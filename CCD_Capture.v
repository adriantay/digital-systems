==> flow/design.v <==
module CCD_Capture(	oDATA,
					oDVAL,
					oX_Cont,
					oY_Cont,
					oFrame_Cont,
					iDATA,
					iFVAL,
					iLVAL,
					iSTART,
					iEND,
					iCLK,
					iRST
						);
input	[11:0]	iDATA;
input			iFVAL;
input			iLVAL;
input			iSTART;
input			iEND;
input			iCLK;
input			iRST;
output	[11:0]	oDATA;
output	[15:0]	oX_Cont;
output	[15:0]	oY_Cont;
output	[31:0]	oFrame_Cont;
output			oDVAL;
reg				Pre_FVAL;
reg				mCCD_FVAL;
reg				mCCD_LVAL;
reg		[11:0]	mCCD_DATA;
reg		[15:0]	X_Cont;
reg		[15:0]	Y_Cont;
reg		[31:0]	Frame_Cont;
reg				mSTART;
parameter COLUMN_WIDTH = 800;
assign	oX_Cont		=	X_Cont;
assign	oY_Cont		=	Y_Cont;
assign	oFrame_Cont	=	Frame_Cont;
assign	oDATA		=	mCCD_DATA;
assign	oDVAL		=	mCCD_FVAL&mCCD_LVAL;
always@(posedge iCLK or negedge iRST)
begin
	if(!iRST)
	mSTART	<=	0;
	else
	begin
		if(iSTART)
		mSTART	<=	1;
		if(iEND)
		mSTART	<=	0;		
	end
end
always@(posedge iCLK or negedge iRST)
begin
	if(!iRST)
	begin
		Pre_FVAL	<=	0;
		mCCD_FVAL	<=	0;
		mCCD_LVAL	<=	0;
		X_Cont		<=	0;
		Y_Cont		<=	0;
	end
	else
	begin
		Pre_FVAL	<=	iFVAL;
		if( ({Pre_FVAL,iFVAL}==2'b01) && mSTART )
		mCCD_FVAL	<=	1;
		else if({Pre_FVAL,iFVAL}==2'b10)
		mCCD_FVAL	<=	0;
		mCCD_LVAL	<=	iLVAL;
		if(mCCD_FVAL)
		begin
			if(mCCD_LVAL)
			begin
				if(X_Cont<(COLUMN_WIDTH-1))
				X_Cont	<=	X_Cont+1;
				else
				begin
					X_Cont	<=	0;
					Y_Cont	<=	Y_Cont+1;
				end
			end
		end
		else
		begin
			X_Cont	<=	0;
			Y_Cont	<=	0;
		end
	end
end
always@(posedge iCLK or negedge iRST)
begin
	if(!iRST)
	Frame_Cont	<=	0;
	else
	begin
		if( ({Pre_FVAL,iFVAL}==2'b01) && mSTART )
		Frame_Cont	<=	Frame_Cont+1;
	end
end
always@(posedge iCLK or negedge iRST)
begin
	if(!iRST)
		mCCD_DATA	<=	0;
	else if (iLVAL)
		mCCD_DATA	<=	iDATA;
	else
		mCCD_DATA	<=	0;	
end			
reg	ifval_dealy;
wire ifval_fedge;	
reg	[15:0]	y_cnt_d;
always@(posedge iCLK or negedge iRST)
begin
	if(!iRST)
		y_cnt_d	<=	0;
	else
		y_cnt_d	<=	Y_Cont;	
end
always@(posedge iCLK or negedge iRST)
begin
	if(!iRST)
		ifval_dealy	<=	0;
	else
		ifval_dealy	<=	iFVAL;	
end
assign ifval_fedge = ({ifval_dealy,iFVAL}==2'b10)?1:0;  
endmodule
# Tool chain data of CCD_Capture
# The steps from the RTL of CCD_Capture to its reports follow in flow order.
# Lines are those of the file above, counted from 1.
# Cell names lack the library's common part.
# Not given: n/a
[design] top="CCD_Capture" clk_port="iCLK" library="sky130hd" lib_corner="tt_025C_1v80"

# After elaboration
# Yosys after proc, flatten, opt, wreduce and memory -nomap, before mapping. Memory bits, and registers merged into a memory's read port (data or address), are not among the register bits. Print and check cells are not counted. Equal cells are merged and count once.
[bits] mem_bits_rw=0 ff_bits=80 input_bits=18 word_cells=32 output_inout_bits=77 clocked_rd_ports_x_width=0 memories=0 latch_bits=0 rom_bits=0
[classes] muxes=11 n_logic=1 cmp=1 mul=0 div_mod_pow=0 reduce_logical=4 add_sub_neg=3 shift=0 eq_ne=4
[op_table] cell="2-to-1 mux 16 bit" n=6
[op_table] cell="adder 16 x 1 -> 16 bit with constant B" n=2
[op_table] cell="adder 32 x 1 -> 32 bit with constant B" n=1
[op_table] cell="less-than comparator 16 x 10 -> 1 bit with constant B" n=1
[op_table] cell="2-to-1 mux 12 bit" n=1
[op_table] cell="nonzero test 2 bit" n=2
[op_table] cell="2-to-1 mux 1 bit" n=4
[op_table] cell="== test 2 x 1 -> 1 bit with constant B" n=1
[op_table] cell="!= test 2 x 1 -> 1 bit with constant B" n=1
[op_table] cell="== test 2 bit with constant B" n=1
[op_table] cell="!= test 2 bit with constant B" n=1
[op_table] cell="AND reduction 2 bit" n=1
[op_table] cell="AND 1 bit" n=1
[op_table] cell="logical AND 1 bit" n=1

# Longest topological paths
# Yosys ltp: most cells in a row. Word level: on the elaborated netlist, between registers, memories and ports. Mapped: between sequential cells and ports; inverters and the memories' decode and read muxes count.
[depth] ltp_word=4 abc_area=0 mapped_depth=8

# Synthesis result
# Source: synth_stat.txt of the flow (Yosys; design flattened, memories mapped). It holds for the ABC_AREA given above (unset counts as 0); a run with the other value may have another netlist.
# The area totals of this step are shown rounded.
[types] cell="dfrtp_1" n=80
[types] cell="xnor2_1" n=24
[types] cell="nand2_1" n=47
[types] cell="nor2_1" n=35
[types] cell="xor2_1" n=13
[types] cell="nand3_1" n=22
[types] cell="and2_1" n=15
[types] cell="nand4_1" n=13
[types] cell="and3_1" n=11
[types] cell="nand2b_1" n=10
[types] cell="mux2i_1" n=6
[types] cell="nor3_1" n=10
[types] cell="ha_1" n=3
[types] cell="clkbuf_1" n=8
[types] cell="nor4b_1" n=3
[types] cell="o221ai_1" n=3
[types] cell="a31oi_1" n=4
[types] cell="o21ai_0" n=5
# Not listed: further types 25, cells in them 36.
[mapped] ff_cells=80 area_um2=3600 cell_count=348 seq_area_um2=2000

# Timing after synthesis
# Source: OpenSTA report_checks on the synthesized netlist (no wires, ideal clock, input and output delay 20% of the period each), path of least setup slack; recovery checks are left aside. Register names are those of the netlist, which keeps one name where synthesis merged equal registers.
[synth_path] kind="register to register" start="reg X_Cont[0]" end="reg Y_Cont[11]" t_first_pin_ns=0.000 stages=7 clock_period_ns=1.94 arrival_time_ns=1.864 setup_ns=0.069 slack_ns=0.007 required_ns=1.871 n_path_buf=0 path_delay_ns=1.933 period_less_setup_slack_ns=1.933
# "path_delay_ns" = arrival - input delay + setup time.
# "stages": output pins that drive a net of the path, with the launching flip-flop's if there is one; two outputs of one cell count as two.
# "period_less_setup_slack_ns" = period - worst setup slack (recovery checks aside). The figure is calculated, with input and output delays left at 20% of the set period.
# The rows between start and end are the longest chain of elaborated cells between them; the timing report does not say that the signal goes this way. Where chains are equally long, one stands for them.
# Each line given opens the expression or statement behind the cell; cells for indexed reads and writes are added by Yosys, which also makes memories of some case tables.
# A register here has more assigning lines than the two given.
[synth_via] cell_sequence="dfrtp_1 ha_1 nand4_1 a21oi_1 nor2_1 or4b_2 nand3_1" elab_chain_len=4 cells_between=6 classes_between="compare: 1; eq/ne: 1; mux: 3; reduce/logical: 1"
[synth_rtl] element="start, declared" line_no=30 source="reg [15:0] X_Cont;"
[synth_rtl] element="start, assigned" line_no=59 source="X_Cont <= 0;"
[synth_rtl] element="start, assigned" line_no=75 source="X_Cont <= X_Cont+1;"
[synth_rtl] element="less-than comparator 16 x 10 -> 1 bit" line_no=74 source="if(X_Cont<(COLUMN_WIDTH-1))"
[synth_rtl] element="2-to-1 mux 16 bit" line_no=74
[synth_rtl] element="2-to-1 mux 16 bit" line_no=72 source="if(mCCD_LVAL)"
[synth_rtl] element="2-to-1 mux 16 bit" line_no=70 source="if(mCCD_FVAL)"
[synth_rtl] element="end, assigned" line_no=60 source="Y_Cont <= 0;"
[synth_rtl] element="end, assigned" line_no=79 source="Y_Cont <= Y_Cont+1;"
[synth_rtl] element="end, declared" line_no=31 source="reg [15:0] Y_Cont;"

# Timing after layout
# From the final timing report of stored run 1: the path of least setup slack in the routed layout; clock arrival at registers is part of the times.
[layout_path] kind="register to output" start="reg mCCD_FVAL" end="out oDVAL" required_ns=2.18 stages=4 n_path_buf=2 t_first_pin_ns=0.33 clock_period_ns=2.72 slack_ns=0.46 out_delay_ns=0.54 arrival_time_ns=1.71
# The rows between start and end are the longest chain of elaborated cells between them; the timing report does not say that the signal goes this way. Where chains are equally long, one stands for them.
# A register here has more assigning lines than the two given.
[layout_via] cell_sequence="dfrtp_1 buf_4 and2_1 clkdlybuf4s50_1" elab_chain_len=1 cells_between=1 classes_between="logic: 1"
[layout_rtl] element="start, declared" line_no=27 source="reg mCCD_FVAL;"
[layout_rtl] element="start, assigned" line_no=57 source="mCCD_FVAL <= 0;"
[layout_rtl] element="start, assigned" line_no=66 source="mCCD_FVAL <= 1;"
[layout_rtl] element="AND 1 bit" line_no=39 source="assign oDVAL = mCCD_FVAL&mCCD_LVAL;"
[layout_rtl] element="end, declared" line_no=25 source="output oDVAL;"

# Top module CCD_Capture; platform sky130hd; tools Yosys and OpenROAD; 2 stored runs in no particular order. Input and output delays are each 20% of the period that was set; the output load is 0.01 pF.
# "clock_period_reached_ns" means the clock period less the worst setup slack. The figure is calculated, with input and output delays left at 20% of the set period.
# "worst_setup_path_time_ns": the worst setup path's part of the clock period (all of it between registers, 20% less for each end at a port) less its slack. A launch clock that arrives late makes it longer, a capture clock that arrives late makes it shorter.
# "totalPower_mw" rests on the timing tool's default activity at the inputs, not on a simulated workload.
# The results are shown rounded.
run="stored run 1" settings period_ns=2.72 CAP_MARGIN=20 CORE_MARGIN=2 CORE_UTILIZATION=40 SLEW_MARGIN=20
run="stored run 1" results finish.stdcell_area_um2=4920 worst_setup_path_time_ns=1.71 worst_setup_path_type="register to output" final_util_pct=56.4 clock_period_reached_ns=2.259 die_um2=9780 ys_area_um2=3600 worstSetupSlack_ns=0.461 final_setup_tns_ns=0.000 totalPower_mw=2.52
run="stored run 2" settings period_ns=1.84 CORE_UTILIZATION=38 SETUP_SLACK_MARGIN=0.25 PLACE_DENSITY_LB_ADDON=0.14 CORE_MARGIN=5 GPL_ROUTABILITY_DRIVEN=0 CTS_CLUSTER_SIZE=10 CTS_CLUSTER_DIAMETER=312 MAX_ROUTING_LAYER="met5" CAP_MARGIN=20 SLEW_MARGIN=20
run="stored run 2" results final_util_pct=66.2 worst_setup_path_time_ns=1.79 worst_setup_path_type="register to register" clock_period_reached_ns=1.790 totalPower_mw=4.05 die_um2=11500 finish.stdcell_area_um2=6120 final_setup_tns_ns=0.000 worstSetupSlack_ns=0.050 ys_area_um2=3600
